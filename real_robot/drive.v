==> flow/design.v <==
module control(
	input wire clk,
	input wire servo_0_speed_write_en,
	input wire servo_1_speed_write_en,
	input wire[32'd7: 32'd0] servo_0_speed,
	input wire[32'd7: 32'd0] servo_1_speed,
	input wire[32'd2: 32'd0] servo_0_step,
	input wire[32'd2: 32'd0] servo_1_step,
	output wire PWM_OUT_0,
	output wire PWM_OUT_1
);
wire[32'd31: 32'd0] servo_0_duty_val;
wire[32'd31: 32'd0] servo_1_duty_val;
wire servo_0_val_en;
wire servo_1_val_en;
PWM_Generator servo_0 (clk, servo_0_duty_val, servo_0_val_en, 32'd999985, PWM_OUT_0);  
PWM_Generator servo_1 (clk, servo_1_duty_val, servo_1_val_en, 32'd999980, PWM_OUT_1);
wire[32'd7: 32'd0] neg_servo_1_speed = 8'd255 - servo_1_speed;
reg [32'd31: 32'd0]counter = 0;
reg reg_servo_1_en;
reg reg_servo_0_en;
assign servo_0_val_en = reg_servo_0_en;
assign servo_1_val_en = reg_servo_1_en;
initial begin
	reg_servo_0_en <= 1'b1;
	reg_servo_1_en <= 1'b1;
end
reg[32'd31: 32'd0] reg_servo_0_duty;
reg[32'd31: 32'd0] reg_servo_1_duty;
assign servo_0_duty_val = reg_servo_0_duty;
assign servo_1_duty_val = reg_servo_1_duty;
always @(posedge clk) begin
		reg_servo_0_duty <= 
								servo_0_speed_write_en ? 
				32'd50000 + (servo_0_speed * 32'd50000/32'd256) : 
				(reg_servo_0_duty - 32'd781 + ((servo_0_step * 32'd50000)/32'd256)  > 32'd9999985/32'd10) ? 
								32'd9999985/32'd10 :
								(servo_0_speed_write_en ?
				32'd50000 + ((servo_0_speed * 32'd50000)/32'd256) :
				(reg_servo_0_duty - 32'd781 + ((servo_0_step * 32'd50000)/32'd256) ) < 32'd9999985/32'd20) ? 
								32'd9999985/32'd20 : 
								(servo_0_speed_write_en ?
				32'd50000 + ((servo_0_speed * 32'd50000)/32'd256) : counter == 1'b0 ?
				reg_servo_0_duty - 32'd781 + ((servo_0_step * 32'd50000)/32'd256) :
				reg_servo_0_duty);
		reg_servo_1_duty <= 
								servo_1_speed_write_en ? 
				32'd50000 + (neg_servo_1_speed * 32'd50000/256) : 
				(reg_servo_1_duty - 32'd781 + ((servo_1_step * 32'd50000)/256)  > 32'd9999985/32'd10) ? 
								32'd9999985/32'd10 :
								(servo_1_speed_write_en ?
				32'd50000 + ((neg_servo_1_speed * 32'd50000)/256) :
				(reg_servo_1_duty - 32'd781 + ((servo_1_step * 32'd50000)/256) ) < 32'd9999985/32'd20) ? 
								32'd9999985/32'd20 : 
								(servo_1_speed_write_en ?
				32'd50000 + ((neg_servo_1_speed * 32'd50000)/256) : counter == 1'b0 ?
				reg_servo_1_duty - 32'd781 + ((servo_1_step * 32'd50000)/256) :
				reg_servo_1_duty);
	counter <= counter + 32'd1;
	if (counter >= 32'd9999985) begin
		counter <= 1'b0;
	end
end
endmodule
module drive(
	input wire clk,
	input wire[32'd5: 32'd0] input_0,
	input wire[32'd5: 32'd0] input_1,
	output wire PWM_OUT_0,
	output wire PWM_OUT_1
	);
wire power = 1'b0;
wire image_mode = 1'b0;
wire servo_0_speed_write_en;
wire servo_1_speed_write_en;
wire [32'd7: 32'd0]servo_0_speed;
wire [32'd7: 32'd0]servo_1_speed;
wire [32'd2: 32'd0]servo_0_step;
wire [32'd2: 32'd0]servo_1_step;
control robot(clk,
	servo_0_speed_write_en,
	servo_1_speed_write_en,
	servo_0_speed,
	servo_1_speed,
	servo_0_step,
	servo_1_step,
	PWM_OUT_0,
	PWM_OUT_1
);
reg reg_servo_0_speed_write_en;
reg reg_servo_1_speed_write_en;
reg [32'd7: 32'd0]reg_servo_0_speed;
reg [32'd7: 32'd0]reg_servo_1_speed;
reg [32'd2: 32'd0]reg_servo_0_step;
reg [32'd2: 32'd0]reg_servo_1_step;
assign servo_0_speed_write_en = reg_servo_0_speed_write_en;
assign servo_1_speed_write_en = reg_servo_1_speed_write_en;
assign servo_0_speed = reg_servo_0_speed;
assign servo_1_speed = reg_servo_1_speed;
assign servo_0_step = reg_servo_0_step;
assign servo_1_step = reg_servo_1_step;
initial begin
	reg_servo_0_speed_write_en <= 1'b1;
	reg_servo_1_speed_write_en <= 1'b1;
	reg_servo_0_speed <= 8'd140; 
	reg_servo_1_speed <= 8'd116;  
end
always @(posedge clk) begin
	if (image_mode) begin  
		reg_servo_0_speed_write_en <= 1'b0;  
		reg_servo_1_speed_write_en <= 1'b0;
		if (input_0 !== 6'd0) begin  
			reg_servo_0_step <= input_0[32'd5:32'd3];  
			reg_servo_1_step <= 3'd7 - input_0[32'd5:32'd3]; 
		end 
	end else begin  
		reg_servo_0_speed_write_en <= 1'b1;
		reg_servo_1_speed_write_en <= 1'b1;
		reg_servo_0_speed <= (8'd4 * input_1) + (8'd1 * input_0 - 8'd31); 
		reg_servo_1_speed <= (8'd4 * input_1) - (8'd1 * input_0 - 8'd31);
	end
	if (~power) begin  
		reg_servo_0_speed_write_en <= 1'b1;
		reg_servo_1_speed_write_en <= 1'b1;
		reg_servo_0_speed <= 8'd128;
		reg_servo_1_speed <= 8'd128;
		reg_servo_0_step <= 3'd0;
		reg_servo_1_step <= 3'd0;
	end
end
endmodule
module PWM_Generator
 (
    input wire clk,  
    input wire [32'd31:32'd0] duty_val,  
    input wire val_en,  
	 input wire[31:0] MAX_DUTY,  
    output wire PWM_OUT  
);
 reg[32'd31:0] counter_PWM;
 reg[32'd31:0] reg_duty;
initial begin 
	counter_PWM = 32'd0;
end
reg reg_PMW_OUT;
assign PWM_OUT = reg_PMW_OUT;
always @(posedge clk) begin
   if (val_en)
       reg_duty <= duty_val;  
	reg_PMW_OUT <= counter_PWM < reg_duty;  
   counter_PWM <= counter_PWM + 32'b1;  
   if(counter_PWM >= MAX_DUTY) 
       counter_PWM <= 32'b0;  
end
endmodule
Step by step through the tools: drive. The steps from the RTL of drive to its reports follow in flow order. Lines are those of the file above, counted from 1. Operators: Yosys type, input widths -> output width; for muxes data width and select width s. Library cell names are shortened. Not given: n/a

Top: drive. Clock input: clk. Library: sky130hd. Timing corner: tt_025C_1v80.

After elaboration. Source: Yosys, flattened and elaborated, memories not mapped. Widths are those after wreduce; folded enables and synchronous resets count as part of the registers. Registers that Yosys merges into a memory's read port (data or address) are not register bits. Print and check cells do not count. Equal cells are merged and count once.

The figure for flip-flop bits (word level) is 201. The figure for input port bits is 13. Output and inout bits: 2. For cells after elaboration the number is 21.

Under add/subtract/negate cells stands 5. $mul: 2. The figure for $lt $le $gt $ge is 4.

Operator list (count): $mul 8x12->20 const B (1); $mul 6x12->18 const B (1); $add 32x1->32 const B (2); $ge 32x20->1 const B (2); $lt 32x32->1 (2); $add 16x24->25 const A (2); $sub 8x8->8 const A (1).

Longest topological paths. Longest topological path by Yosys (ltp), each cell counted once; first at word level (registers and memories cut), then after technology mapping (sequential cells cut; the memories' decode and read muxes count).

Under depth in word-level cells stands 3. For ABC_AREA the number is 0. The entry for depth in mapped cells reads 10. The entry for mapped depth without buffers reads 10.

Mapped cells and area. Yosys stat after the flow's synthesis: flattened, memories mapped to cells. It holds for the ABC_AREA given above (unset counts as 0); a run with the other value may have another netlist.

Standard cells after synthesis: 408. Under mapped area stands 0.0040013 mm^2. Area of sequential cells: 0.0018818 mm^2. Under flip-flops stands 94. Buffer cells: 8.

Cells by type: dfxtp_1 (count 94, total area 1.88E+03 um^2); ha_1 (count 39, total area 487.968 um^2); xnor2_1 (count 22, total area 192.685 um^2); xor2_1 (count 22, total area 192.685 um^2); inv_1 (count 35, total area 131.376 um^2); nor2_2 (count 19, total area 118.864 um^2); nor2_1 (count 29, total area 108.854 um^2); a21oi_1 (count 17, total area 85.082 um^2); nand2_1 (count 22, total area 82.579 um^2); nand4_1 (count 12, total area 75.072 um^2); nand3_1 (count 14, total area 70.067 um^2); nor4_1 (count 10, total area 62.56 um^2); nor3_1 (count 10, total area 50.048 um^2); nor4_2 (count 3, total area 37.536 um^2); and4_1 (count 4, total area 35.034 um^2); and3_1 (count 5, total area 31.28 um^2); a21o_1 (count 4, total area 30.029 um^2); o21ai_1 (count 6, total area 30.029 um^2).

Not listed: further types 27, cells in them 41. By module: a second synthesis without flattening, with its own total; a netlist apart from the flattened one above.

The figure for cell total of the unflattened synthesis is 2240. Under area (unflattened synthesis) stands 0.0200943 mm^2.

Each row is one instance without its submodules.

Modules: control (times used 1, cells 1434, area 0.0122543 mm^2, sequential area 0.0025625 mm^2); PWM_Generator (times used 2, cells 401, area 0.0038962 mm^2, sequential area 0.0016216 mm^2); drive (times used 1, cells 4, area 0.0000475 mm^2, sequential area 0.00004 mm^2).

Worst setup path after synthesis. Source: OpenSTA report_checks on the synthesized netlist (no wires, ideal clock, input and output delay 20% of the period each), path of least setup slack; recovery checks are left aside. Register names are those of the netlist, which keeps one name where synthesis merged equal registers.

Kind: register to register. Start point: register (name not given). End point: register robot.reg_servo_1_duty[12]. The entry for period reads 3.28 ns. The figure for library setup time is 0.123 ns. The figure for time at the first pin is 0.000 ns. Data arrival time: 2.202 ns. Under required time stands 3.157 ns. For slack the number is 0.956 ns. The entry for delay of the path reads 2.325 ns. The figure for driving pins on the path is 10. The entry for buffers on the path reads 0. The figure for synthesis period reached is 2.324 ns.

"delay of the path" is the arrival time less input delay plus setup time. "driving pins on the path" counts driving pins, that of a launching flip-flop among them; a cell with two outputs on the path counts twice. "synthesis period reached" is the clock period less the worst setup slack; recovery checks do not enter. This is arithmetic on one report: input and output delays are still those of the set period (20% each).

Path through: dfxtp_1 -> inv_1 -> ha_1 -> inv_1 -> ha_1 -> ha_1 -> o211ai_1 -> a311oi_1 -> nor3_1 -> xnor2_1.

Ends and longest elaborated chain, after synthesis: end, assigned (RTL line 46) `reg_servo_1_duty <=`; end, declared (RTL line 29) `reg[32'd31: 32'd0] reg_servo_1_duty;`.

Chain of elaborated cells between the ends: none given. Some nets on the timed path still bear RTL names; the line given drives or declares the net.

Nets with RTL names, path after synthesis: robot.neg_servo_1_speed[2] (RTL line 18) `wire[32'd7: 32'd0] neg_servo_1_speed = 8'd255 - servo_1_speed;`.

Worst path after layout. From the final timing report of stored run 1: the path of least setup slack in the routed layout; clock arrival at registers is part of the times.

Kind: register to register. Start point: register reg_servo_1_speed[7]. End point: register robot.reg_servo_1_duty[11]. The entry for period reads 2.37 ns. The figure for library setup time is 0.10 ns. The figure for time at the first pin is 0.35 ns. Data arrival time: 2.42 ns. Under required time stands 2.62 ns. For slack the number is 0.20 ns. The figure for driving pins on the path is 10. The entry for buffers on the path reads 0.

Between the ends stands the longest chain of elaborated cells between them, by number of cells; it is not shown to be the way that was timed. Of several equally long chains one is given. A line is the first line of the expression or statement that the cell stems from. Yosys adds cells for indexed reads and writes and turns some case tables into memories.

Path through: dfxtp_1 -> ha_2 -> inv_1 -> ha_1 -> ha_1 -> o21ai_1 -> o21bai_1 -> xnor2_1 -> o21ba_1 -> xnor2_1. For cells in the longest elaborated chain the number is 3. Elaborated cells between the ends (all ways): 3. Those cells by class: add/sub (2); mul (1).

Ends and longest elaborated chain, after layout: start, declared (RTL line 93) `reg [32'd7: 32'd0]reg_servo_1_speed;`; start, assigned (RTL line 120) `reg_servo_1_speed <= (8'd4 * input_1) - (8'd1 * input_0 - 8'd31);`; start, assigned (RTL line 126) `reg_servo_1_speed <= 8'd128;`; $sub 8x8->8 (RTL line 18) `wire[32'd7: 32'd0] neg_servo_1_speed = 8'd255 - servo_1_speed;`; $mul 8x12->20 (RTL line 48) `32'd50000 + (neg_servo_1_speed * 32'd50000/256) :`; $add 16x24->25 (RTL line 48); end, assigned (RTL line 46) `reg_servo_1_duty <=`; end, declared (RTL line 29) `reg[32'd31: 32'd0] reg_servo_1_duty;`.

drive through Yosys and OpenROAD on sky130hd: 2 stored runs, unordered, with their settings and measured results. The constraints put input and output delay at 20% of the set period each and load the outputs with 0.01 pF. By "achieved period" is meant the clock period of the run minus its worst setup slack. This is arithmetic on one report: input and output delays are still those of the set period (20% each). "time of the worst setup path" = time allowed to the worst setup path (clock period - input delay - output delay, where it has them) - its slack; a late launch clock adds to it, a late capture clock takes from it. By "total power of the final layout" is meant OpenSTA's value without simulated activity: inputs other than the clock are taken to toggle once in ten clock periods, and the tool carries that through the logic.

Stored run 1 has these settings: period_ns 2.37; CAP_MARGIN 20; CORE_MARGIN 2; CORE_UTILIZATION 40; SLEW_MARGIN 20. The post-synthesis cell area stands at 0.0040013 mm^2. For the die size the run shows 0.0108191 mm^2. The standard-cell area after routing reads 0.0044818 mm^2. For the utilization the run shows 0.461. The smallest setup slack comes to 0.196 ns. The measured total negative slack on setup checks is 0.000 ns. The measured post-route worst hold slack is 0.321 ns. The measured total power of the final layout is 2974 µW. The achieved period comes to 2.174 ns. The time of the worst setup path comes to 2.17 ns. Critical path kind: register to register.

Stored run 2 has these settings: period_ns 2.19; CORE_UTILIZATION 40; SETUP_SLACK_MARGIN 0.54; PLACE_DENSITY_LB_ADDON 0.27; CELL_PAD_IN_SITES_DETAIL_PLACEMENT 0; TNS_END_PERCENT 20; ABC_AREA 0; GPL_ROUTABILITY_DRIVEN 1; CAP_MARGIN 15; SLEW_MARGIN 25; CORE_MARGIN 2. The post-synthesis cell area stands at 0.0040013 mm^2. For the die size the run shows 0.0108191 mm^2. The standard-cell area after routing reads 0.0048434 mm^2. For the utilization the run shows 0.498. The smallest setup slack comes to 0.206 ns. The measured total negative slack on setup checks is 0.000 ns. The measured post-route worst hold slack is 0.327 ns. The measured total power of the final layout is 3252 µW. The achieved period comes to 1.984 ns. The time of the worst setup path comes to 1.98 ns. Critical path kind: register to register.
